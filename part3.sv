==> flow/design.v <==
module memory(clk, data_in, data_out, addr, wr_en);
   parameter                   WIDTH=16, SIZE=64;
   localparam                  LOGSIZE=$clog2(SIZE);
   input [WIDTH-1:0]           data_in;
   output logic [WIDTH-1:0]    data_out;
   input [LOGSIZE-1:0]         addr;
   input                       clk, wr_en;
   logic [SIZE-1:0][WIDTH-1:0] mem;
   always_ff @(posedge clk) begin
      data_out <= mem[addr];
      if (wr_en)
         mem[addr] <= data_in;
   end
endmodule
module control3(clk, reset, input_valid, input_ready, output_ready, output_valid, addr_x, wr_en_x, addr_w, clear_acc, en_acc, en_mult, inc, done);
   parameter M=13, N=16, P=1, addrW=8, addrX=4;
   input clk, reset, input_valid, output_ready, done;
   output logic wr_en_x, clear_acc, en_acc, output_valid, input_ready, en_mult;
   output logic [addrW-1:0] addr_w;
   output logic [addrX-1:0] addr_x;
   output logic signed [31:0] inc;
   always_comb begin
      output_valid = 0;
      if (reset) begin           
         output_valid = 0;
      end
      if (inc == (addr_w+3)) begin
         output_valid = 1;
      end
      if (done) begin
         output_valid = 0;
      end
   end
   always_ff @(posedge clk) begin
      if (reset) begin
         addr_x <= 0;
         wr_en_x <= 1;
         addr_w <= 0;
         clear_acc <= 0;
         en_acc <= 0;
         input_ready <= 1;
         inc <= 0;
         en_mult <= 0;
      end
      else begin
         if (input_valid && input_ready) begin
            wr_en_x <= 1;
            if (addr_x < N-1) begin
               addr_x <= addr_x+1;
               wr_en_x <= 1;
            end
            else if (addr_x == N-1) begin
               wr_en_x <= 0;
               input_ready <= 0;
               addr_w <= 0;
               addr_x <= 0;
               inc <= 0;
               en_mult <= 1;
            end
         end
         else if ((!input_ready) && (!output_valid)) begin
            inc <= inc+1;
            en_acc <= en_mult;
            clear_acc <= 0;
            if (inc < (M*N-(P-1)*N-1)) begin
               if (addr_x < N-1) begin
                  addr_w <= addr_w+1;
                  addr_x <= addr_x+1;
               end
            end
            if ((addr_x == 1) && (inc == addr_w)) begin
               clear_acc <= 1;
            end
            else begin
               clear_acc <= 0;
            end
            if (inc == (M*N-(P-1)*N+2)) begin
               inc <= M*N-(P-1)*N+2;
            end
            if (done && (inc < (M*N-(P-1)*N+2))) begin
               addr_x <= 0;
               addr_w <= (addr_w+1)+N*(P-1);
               inc <= (addr_w+1)+N*(P-1);
            end
            if (done && (inc == (M*N-(P-1)*N+2))) begin
               input_ready <= 1;
               clear_acc <= 0;
               en_acc <= 0;
               en_mult <= 0;
               addr_x <= 0;
               addr_w <= 0;
               inc <= 0;
               wr_en_x <= 1;
            end
         end
      end
   end
endmodule
-- Step by step through the tools: memory
The steps from the RTL of memory to its reports follow in flow order.
Line numbers count from 1 in the design file above.
Library cell names are shortened.
A cell with - has no value.
- design top: memory
- clock port: clk
- library: sky130hd
- corner: tt_025C_1v80

-- After elaboration
Yosys after proc, flatten, opt, wreduce and memory -nomap, before mapping. Enables and synchronous resets that opt folds into registers are not counted as muxes. Memory bits, and registers merged into a memory's read port (data or address), are not among the register bits. Print and check cells are not counted. Equal cells are merged and count once.
- output and inout port bits at 16
- bits in registers: 1040
- bits of input ports: 24
- noted cells after elaboration: 9
- bitwise operators at 3
- noted shift-type cells: 3
- noted add/sub/neg operators: 1
- operators by type and width (cell ; count):
    1024-bit bitwise AND ; 1
    1024-bit OR ; 1
    1024-bit by 11-bit variable part select with 16-bit output ; 1
    1024-bit NOT ; 1
    16-bit by 33-bit variable shift with 1024-bit output ; 1
    16-bit by 33-bit variable shift with 1024-bit output with constant A ; 1
    10-bit negation with 33-bit output ; 1

-- Depth
Yosys ltp: most cells in a row. Word level: on the elaborated netlist, between registers, memories and ports. Mapped: between sequential cells and ports; inverters and the memories' decode and read muxes count.
- noted word-level depth: 5
- ABC_AREA: 0
- gate-level depth with buffers: 14
- mapped depth without buffers: 7

-- After synthesis
Source: synth_stat.txt of the flow (Yosys; design flattened, memories mapped). It holds for the ABC_AREA given above (unset counts as 0); a run with the other value may have another netlist.
- noted chip area (Yosys): 52765.6 um2
- noted sequential area: 31069.8 um2
- noted buffers: 286
- noted flip-flop cells: 1040
- noted cell count: 3105
- cell types (cell type ; count ; area in all (um2)):
    edfxtp_1 ; 1024 ; 3.07E+04
    mux2_2 ; 1049 ; 1.18E+04
    mux4_2 ; 236 ; 5.32E+03
    mux2i_1 ; 68 ; 680.653
    nand2_1 ; 143 ; 536.765
    clkbuf_1 ; 134 ; 502.982
    buf_2 ; 83 ; 415.398
    dfxtp_1 ; 16 ; 320.307
    buf_4 ; 26 ; 195.187
    nor2_8 ; 9 ; 180.173
    a21oi_1 ; 33 ; 165.158
    nor2_2 ; 24 ; 150.144
    buf_6 ; 12 ; 135.13
    and3_1 ; 20 ; 125.12
    buf_1 ; 31 ; 116.362
    a221o_1 ; 11 ; 110.106
    nand3_1 ; 22 ; 110.106
    a31oi_1 ; 15 ; 93.84
Not listed: further types 40, cells in them 149.

-- Path before layout
OpenSTA on the mapped netlist: ideal clock, no wires. The path of least setup slack (recovery checks aside). Input and output delay are each 20% of the period. Register names are those of the netlist, which keeps one name where synthesis merged equal registers.
- path type: input-to-reg
- start point: in addr[1]
- end point: reg mem
- arrival time at 4.043 ns
- delay of the path: 3.345 ns
- slack: 0.487 ns
- required time at 4.530 ns
- driving pins on the path at 12
- setup time: 0.260 ns
- noted external input delay: 0.958 ns
- buffers on the path at 5
- noted clock period: 4.79 ns
- noted time at the first pin: 0.958 ns
- period reached after synthesis: 4.303 ns
"delay of the path" is the arrival time less input delay plus setup time.
"driving pins on the path" counts driving pins, that of a launching flip-flop among them; a cell with two outputs on the path counts twice.
"period reached after synthesis" is the clock period less the worst setup slack; recovery checks do not enter. This is arithmetic on one report: input and output delays are still those of the set period (20% each).
Where an end lacks its bit number, it is one bit of the signal, or one of the new flip-flops if synthesis recoded a state register.
Between the ends stands the longest chain of elaborated cells between them, by number of cells; it is not shown to be the way that was timed. Of several equally long chains one is given.
Each line given opens the expression or statement behind the cell; cells for indexed reads and writes are added by Yosys, which also makes memories of some case tables.
- path through: buf_2 -> buf_2 -> buf_2 -> inv_1 -> buf_1 -> ha_1 -> nor3b_4 -> xnor2_1 -> nand2_1 -> nor2_1 -> buf_2 -> mux2_2
- noted cells in the longest elaborated chain: 5
- noted elaborated cells between the ends (all ways): 6
- source lines of those cells: 1
- those cells by class: add/sub: 1; shift: 2; logic: 3
- ends and longest elaborated chain, post-synthesis (item ; line ; RTL):
    start: declaration ; 6 ; input [LOGSIZE-1:0]         addr;
    10-bit negation with 33-bit output ; 12 ; mem[addr] <= data_in;
    16-bit by 33-bit variable shift with 1024-bit output ; 12 ;
    1024-bit NOT ; 12 ;
    1024-bit bitwise AND ; 12 ;
    1024-bit OR ; 12 ;
    end: assignment ; 12 ;
    end: declaration ; 8 ; logic [SIZE-1:0][WIDTH-1:0] mem;

-- Worst path after layout
From the final timing report of run 1: the path of least setup slack in the routed layout; clock arrival at registers is part of the times.
- path type: input-to-reg
- start point: in addr[4]
- end point: reg mem
- setup time: 0.25 ns
- buffers on the path at 3
- noted clock period: 3.39 ns
- noted time at the first pin: 0.68 ns
- driving pins on the path at 9
- arrival time at 3.48 ns
- noted external input delay: 0.68 ns
- required time at 3.86 ns
- slack: 0.38 ns
Where an end lacks its bit number, it is one bit of the signal, or one of the new flip-flops if synthesis recoded a state register.
Between the ends stands the longest chain of elaborated cells between them, by number of cells; it is not shown to be the way that was timed. Of several equally long chains one is given.
- path through: clkdlybuf4s50_1 -> buf_4 -> or2_2 -> nor3_1 -> ha_2 -> or2_2 -> buf_12 -> nor2_8 -> mux2_2
- noted cells in the longest elaborated chain: 5
- noted elaborated cells between the ends (all ways): 6
- source lines of those cells: 1
- those cells by class: add/sub: 1; shift: 2; logic: 3
- ends and longest elaborated chain, post-layout (item ; line ; RTL):
    start: declaration ; 6 ; input [LOGSIZE-1:0]         addr;
    10-bit negation with 33-bit output ; 12 ; mem[addr] <= data_in;
    16-bit by 33-bit variable shift with 1024-bit output ; 12 ;
    1024-bit NOT ; 12 ;
    1024-bit bitwise AND ; 12 ;
    1024-bit OR ; 12 ;
    end: assignment ; 12 ;
    end: declaration ; 8 ; logic [SIZE-1:0][WIDTH-1:0] mem;

Module memory, platform sky130hd: 2 stored runs of the flow (Yosys, OpenROAD) with differing settings, in no particular order. Input and output delays are each 20% of the period that was set; the output load is 0.01 pF.
"overall power" rests on the timing tool's default activity at the inputs, not on a simulated workload.

Run 1

==> flow/run.sh <==
#!/bin/bash
# the make line also repeats the synthesis and layout settings of config.mk as NAME=value (left out here)
make -C /OpenROAD-flow-scripts/flow DESIGN_CONFIG=/design/flow/config.mk WORK_HOME=/design/flow/orfs CLKGATE_MAP_FILE= finish
==> flow/config.mk <==
export PLATFORM = sky130hd
export DESIGN_NAME = memory
export DESIGN_NICKNAME = memory
export VERILOG_FILES = /design/flow/design.v
export SDC_FILE = /design/flow/constraint.sdc
export NUM_CORES = 4
export LEC_CHECK = 0
export CAP_MARGIN = 15
export CELL_PAD_IN_SITES_DETAIL_PLACEMENT = 1
export CORE_ASPECT_RATIO = 1.21
export CORE_MARGIN = 4
export CORE_UTILIZATION = 24
export GPL_ROUTABILITY_DRIVEN = 1
export MIN_ROUTING_LAYER = met1
export PLACE_DENSITY_LB_ADDON = 0.25
export SLEW_MARGIN = 20
==> flow/constraint.sdc <==
create_clock -name core_clock -period 3.39 [get_ports {clk}]
set_input_delay 0.6780 -clock core_clock [delete_from_list [all_inputs] [get_ports {clk}]]
set_output_delay 0.6780 -clock core_clock [all_outputs]
set_load 0.01 [all_outputs]

Measured in run 1:
- noted the overall die area: 227455.0 um2
- summed negative setup slack: 0.000 ns
- lowest hold slack: 0.348 ns
- utilization after layout: 28.5 %
- noted the setup slack of the worst path: 0.382 ns
- overall power: 30.792 mW
- synthesized cell area: 52765.6 um2
- standard-cell area after layout at 62452.4 um2

Run 2

==> flow/run.sh <==
#!/bin/bash
# the make line also repeats the synthesis and layout settings of config.mk as NAME=value (left out here)
make -C /OpenROAD-flow-scripts/flow DESIGN_CONFIG=/design/flow/config.mk WORK_HOME=/design/flow/orfs CLKGATE_MAP_FILE= finish
==> flow/config.mk <==
export PLATFORM = sky130hd
export DESIGN_NAME = memory
export DESIGN_NICKNAME = memory
export VERILOG_FILES = /design/flow/design.v
export SDC_FILE = /design/flow/constraint.sdc
export NUM_CORES = 4
export LEC_CHECK = 0
export CAP_MARGIN = 25
export CELL_PAD_IN_SITES_DETAIL_PLACEMENT = 2
export CORE_MARGIN = 8
export CORE_UTILIZATION = 40
export GPL_ROUTABILITY_DRIVEN = 1
export GPL_TIMING_DRIVEN = 1
export HOLD_SLACK_MARGIN = 0.12
export MAX_ROUTING_LAYER = met5
export PLACE_DENSITY = 0.4
export SETUP_SLACK_MARGIN = 0.87
export SLEW_MARGIN = 20
==> flow/constraint.sdc <==
create_clock -name core_clock -period 3.42 [get_ports {clk}]
set_input_delay 0.6840 -clock core_clock [delete_from_list [all_inputs] [get_ports {clk}]]
set_output_delay 0.6840 -clock core_clock [all_outputs]
set_load 0.01 [all_outputs]

Measured in run 2:
- noted the overall die area: 143793.0 um2
- summed negative setup slack: 0.000 ns
- lowest hold slack: 0.376 ns
- utilization after layout: 48.2 %
- noted the setup slack of the worst path: 0.827 ns
- overall power: 31.635 mW
- synthesized cell area: 52765.6 um2
- standard-cell area after layout at 63200.6 um2
